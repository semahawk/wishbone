==> flow/design.v <==
`default_nettype none
typedef enum {
    STATE_IDLE,
    STATE_PROCESS,
    STATE_WAIT_FOR_PHASE_END
} state_t;
module wb_slave_register (
    input wire rst_i,
    input wire clk_i,
    input wire [ADDR_WIDTH-1:0] adr_i,
    input wire [DATA_WIDTH-1:0] dat_i,
    output reg [DATA_WIDTH-1:0] dat_o,
    input wire [SEL_WIDTH-1:0] sel_i,
    input wire we_i,
    input wire stb_i,
    output wire ack_o,
    output wire err_o,
    input wire cyc_i
);
    parameter ADDR_WIDTH = 16;
    parameter DATA_WIDTH = 32;
    parameter GRANULE = 8;
    parameter REGISTER_NUM = 16;
    localparam SEL_WIDTH = DATA_WIDTH / GRANULE;
    reg [DATA_WIDTH-1:0] register_value [0:REGISTER_NUM-1];
    reg [ADDR_WIDTH-1:0] r_adr_i;
    reg [DATA_WIDTH-1:0] r_dat_i;
    reg [SEL_WIDTH-1:0] r_sel_i;
    reg r_we_i;
    reg ack = 1'h0;
    reg err = 1'h0;
    state_t state = STATE_IDLE;
    int i;
    always @(posedge clk_i) begin
        if (rst_i) begin
            state <= STATE_IDLE;
            ack <= 1'h0;
            err <= 1'h0;
            for (i = 0; i < REGISTER_NUM; i++) begin
                register_value[i] <= {DATA_WIDTH{1'h0}};
            end
        end else begin
            case (state)
                STATE_IDLE: begin
                    if (stb_i) begin
                        state <= STATE_PROCESS;
                        r_sel_i <= sel_i;
                        r_adr_i <= adr_i;
                        r_we_i <= we_i;
                        ack <= 1'h0;
                        err <= 1'h0;
                        if (we_i) begin
                            r_dat_i <= dat_i;
                        end
                    end
                end
                STATE_PROCESS: begin
                    if (r_adr_i > REGISTER_NUM) begin
                        err <= 1'h1;
                        ack <= 1'h0;
                    end else begin
                        for (i = 0; i < SEL_WIDTH; i++) begin
                            if (r_sel_i[i]) begin
                                if (r_we_i) begin
                                    register_value[r_adr_i][i*GRANULE+:GRANULE] <= r_dat_i[i*GRANULE+:GRANULE];
                                end else begin
                                    dat_o[i*GRANULE+:GRANULE] <= register_value[r_adr_i][i*GRANULE+:GRANULE];
                                end
                            end
                        end
                        ack <= 1'h1;
                        err <= 1'h0;
                    end
                    state <= STATE_WAIT_FOR_PHASE_END;
                end
                STATE_WAIT_FOR_PHASE_END: begin
                    if (~stb_i) begin
                        state <= STATE_IDLE;
                        ack <= 1'h0;
                        err <= 1'h0;
                    end
                end
            endcase
        end
    end
    assign ack_o = ack;
    assign err_o = err;
endmodule
Tool chain data of wb_slave_register
Tool output for the design above, in the order of the flow. Line numbers count from 1 in the design file above. Library cell names are shortened. The mark -- stands for no value.

Design top: wb_slave_register. Clock port: clk_i. Cell library: sky130hd. Library corner: tt_025C_1v80.

Elaborated design
Source: Yosys, flattened and elaborated, memories not mapped. Widths are those after wreduce. Print and check cells do not count. Equal cells are merged and count once. Memory sizes are those after Yosys's memory passes, which may raise the word count (mostly to a power of two), join words into wider ones and drop unused or constant bits.

The entry for register bits reads 119. Under latch bits stands 0. Under RAM bits stands 512. Bits in read-only memories: 0. The figure for memories is 1. The figure for bits of input ports is 57. The figure for output and inout bits is 34. For word-level cells the number is 77.

Memories: register_value (depth 16, width 32, line 25) `reg [DATA_WIDTH-1:0] register_value [0:REGISTER_NUM-1];`.

Under add/sub/neg operators stands 0. The figure for multipliers is 0. For div/mod/pow operators the number is 0. For $lt $le $gt $ge the number is 1. For eq/ne operators the number is 4. Shifts and indexed selects: 0. For mux-type cells the number is 48. For bitwise operators the number is 3. The entry for reduce/logical cells reads 9.

Operators with widths (count): two-way mux 32 bit (22); parallel mux 32 bit (select 3 bit) (1); == test 32 x 1 -> 1 bit with constant B (1); == test 32 x 2 -> 1 bit with constant B (1); zero test 32 bit (1); two-way mux 1 bit (22); AND reduction 5 bit (4); > comparator 16 x 5 -> 1 bit with constant B (1); AND reduction 3 bit (2); parallel mux 1 bit (select 3 bit) (2); != test 2 bit with constant B (2); AND reduction 4 bit (1); two-way mux 4 bit (1); NOT 1 bit (3); nonzero test 3 bit (1).

Logic depth
Yosys ltp: most cells in a row. Word level: on the elaborated netlist, between registers, memories and ports. Mapped: between sequential cells and ports; inverters and the memories' decode and read muxes count.

Depth after elaboration: 5. The entry for ABC_AREA reads 0. Under gate-level depth with buffers stands 7. Under gate-level depth less buffers stands 5.

Netlist
Yosys stat after the flow's synthesis: flattened, memories mapped to cells. It holds for the ABC_AREA given above (unset counts as 0); a run with the other value may have another netlist. The area totals of this step are shown rounded.

Cell types: edfxtp_1 (count 597, total area 1.79E+04 um^2); mux4_2 (count 128, total area 2.88E+03 um^2); nor2_1 (count 513, total area 1.93E+03 um^2); nand4_4 (count 25, total area 531.76 um^2); a22oi_1 (count 64, total area 480.461 um^2); o21bai_1 (count 64, total area 480.461 um^2); nand4_1 (count 69, total area 431.664 um^2); clkbuf_1 (count 99, total area 371.606 um^2); dfxtp_1 (count 8, total area 160.154 um^2); buf_2 (count 29, total area 145.139 um^2); nand2_1 (count 34, total area 127.622 um^2); nor4bb_1 (count 6, total area 60.058 um^2); mux2_2 (count 5, total area 56.304 um^2); nor4b_1 (count 6, total area 52.55 um^2); ha_1 (count 4, total area 50.048 um^2); and4b_1 (count 4, total area 40.038 um^2); nand4_2 (count 3, total area 37.536 um^2); and3b_1 (count 4, total area 35.034 um^2).

Not listed: further types 20, cells in them 45.

The entry for cell count reads 1707. The figure for mapped area is 0.0261 mm^2. For sequential area the number is 0.0181 mm^2. The figure for mapped flip-flops is 605. The entry for buffers reads 140.

Worst setup path after synthesis
OpenSTA on the mapped netlist: ideal clock, no wires. The path of least setup slack (recovery checks aside). Input and output delay are each 20% of the period. Register names are those of the netlist, which keeps one name where synthesis merged equal registers.

Path type: input to register. Start point: in rst_i. End point: reg dat_o[24]. Under period stands 6.05 ns. The entry for external input delay reads 1.210 ns. Setup time: 0.398 ns. Under time at the first pin stands 1.210 ns. For arrival the number is 3.053 ns. The entry for required time reads 5.652 ns. The entry for setup slack reads 2.599 ns. The figure for delay of the path is 2.241 ns. For stages on the path the number is 5. The figure for buffers on the path is 3. Period reached after synthesis: 3.451 ns.

"delay of the path" is the arrival time less input delay plus setup time. "stages on the path": output pins that drive a net of the path, with the launching flip-flop's if there is one; two outputs of one cell count as two. "period reached after synthesis" is the clock period less the worst setup slack; recovery checks do not enter. This is arithmetic on one report: input and output delays are still those of the set period (20% each). The rows between start and end are the longest chain of elaborated cells between them; the timing report does not say that the signal goes this way. Where chains are equally long, one stands for them. A line is the first line of the expression or statement that the cell stems from. Yosys adds cells for indexed reads and writes and turns some case tables into memories.

Path through: clkbuf_1 > and3b_1 > clkbuf_1 > clkbuf_1 > nor4b_1. The entry for cells in the longest elaborated chain reads 2.

Ends and longest elaborated chain, after synthesis: from (decl) (line 8) `input wire rst_i,`; NOT 1 bit; AND reduction 5 bit; to (assign) (line 67) `dat_o[i*GRANULE+:GRANULE] <= register_value[r_adr_i][i*GRANULE+:GRANULE];`; to (decl) (line 12) `output reg [DATA_WIDTH-1:0] dat_o,`.

Worst path after layout
From the final timing report of stored run 1: the path of least setup slack in the routed layout; clock arrival at registers is part of the times.

Path type: register to register. Start point: reg r_adr_i[2]. End point: mem register_value[11][14]. Under period stands 1.97 ns. Setup time: 0.32 ns. Under time at the first pin stands 0.63 ns. For arrival the number is 2.48 ns. The entry for required time reads 2.27 ns. The entry for setup slack reads -0.21 ns. For stages on the path the number is 7. The figure for buffers on the path is 3.

Path through: edfxtp_1 > buf_12 > o41ai_4 > nand3_4 > buf_12 > clkbuf_16 > o21bai_4.

Ends and longest elaborated chain, after layout: from (decl) (line 26) `reg [ADDR_WIDTH-1:0] r_adr_i;`; from (assign) (line 48) `r_adr_i <= adr_i;`; to (decl) (line 25) `reg [DATA_WIDTH-1:0] register_value [0:REGISTER_NUM-1];`.

No chain of elaborated cells between the ends is given.

Ticket comment

wb_slave_register through Yosys and OpenROAD on sky130hd: 2 stored runs, unordered, with their settings and measured results. The constraints put input and output delay at 20% of the set period each and load the outputs with 0.01 pF. "achieved clock period" = clock period - worst setup slack. The figure is calculated, with input and output delays left at 20% of the set period. "time of the worst setup path": the worst setup path's part of the clock period (all of it between registers, 20% less for each end at a port) less its slack. A launch clock that arrives late makes it longer, a capture clock that arrives late makes it shorter. "total design power": no workload was simulated; the value follows from the tool's default switching activity. The measured numbers are rounded.

Stored run 1 has these settings: period_ns 1.97; CORE_UTILIZATION 41; PLACE_DENSITY_LB_ADDON 0.09; CORE_ASPECT_RATIO 1.49; CELL_PAD_IN_SITES_GLOBAL_PLACEMENT 2; CTS_CLUSTER_DIAMETER 189; MIN_ROUTING_LAYER met1; MAX_ROUTING_LAYER met4; CAP_MARGIN 20; CORE_MARGIN 2; SLEW_MARGIN 20. For the achieved clock period the run shows 2.179 ns. The measured synthesis area is 0.0261 mm^2. For the smallest setup slack the run shows -0.209 ns. The measured total design power is 31.1 mW. The measured standard-cell area after layout is 0.0349 mm^2. The die outline area is 0.0657 mm^2. The utilization after layout stands at 0.555. The setup TNS comes to -115 ns. The lowest hold slack stands at 0.268 ns. The measured time of the worst setup path is 2.18 ns. Worst setup path kind: register to register.

Stored run 2 has these settings: period_ns 1.87; CORE_UTILIZATION 61; SETUP_SLACK_MARGIN -0.09; CORE_MARGIN 7; TNS_END_PERCENT 45; CTS_CLUSTER_DIAMETER 240; SLEW_MARGIN 40; MAX_ROUTING_LAYER met5; CAP_MARGIN 20. For the achieved clock period the run shows 2.133 ns. The measured synthesis area is 0.0261 mm^2. For the smallest setup slack the run shows -0.263 ns. The measured total design power is 32.6 mW. The measured standard-cell area after layout is 0.0332 mm^2. The die outline area is 0.0488 mm^2. The utilization after layout stands at 0.789. The setup TNS comes to -115 ns. The lowest hold slack stands at 0.182 ns. The measured time of the worst setup path is 2.13 ns. Worst setup path kind: register to register.
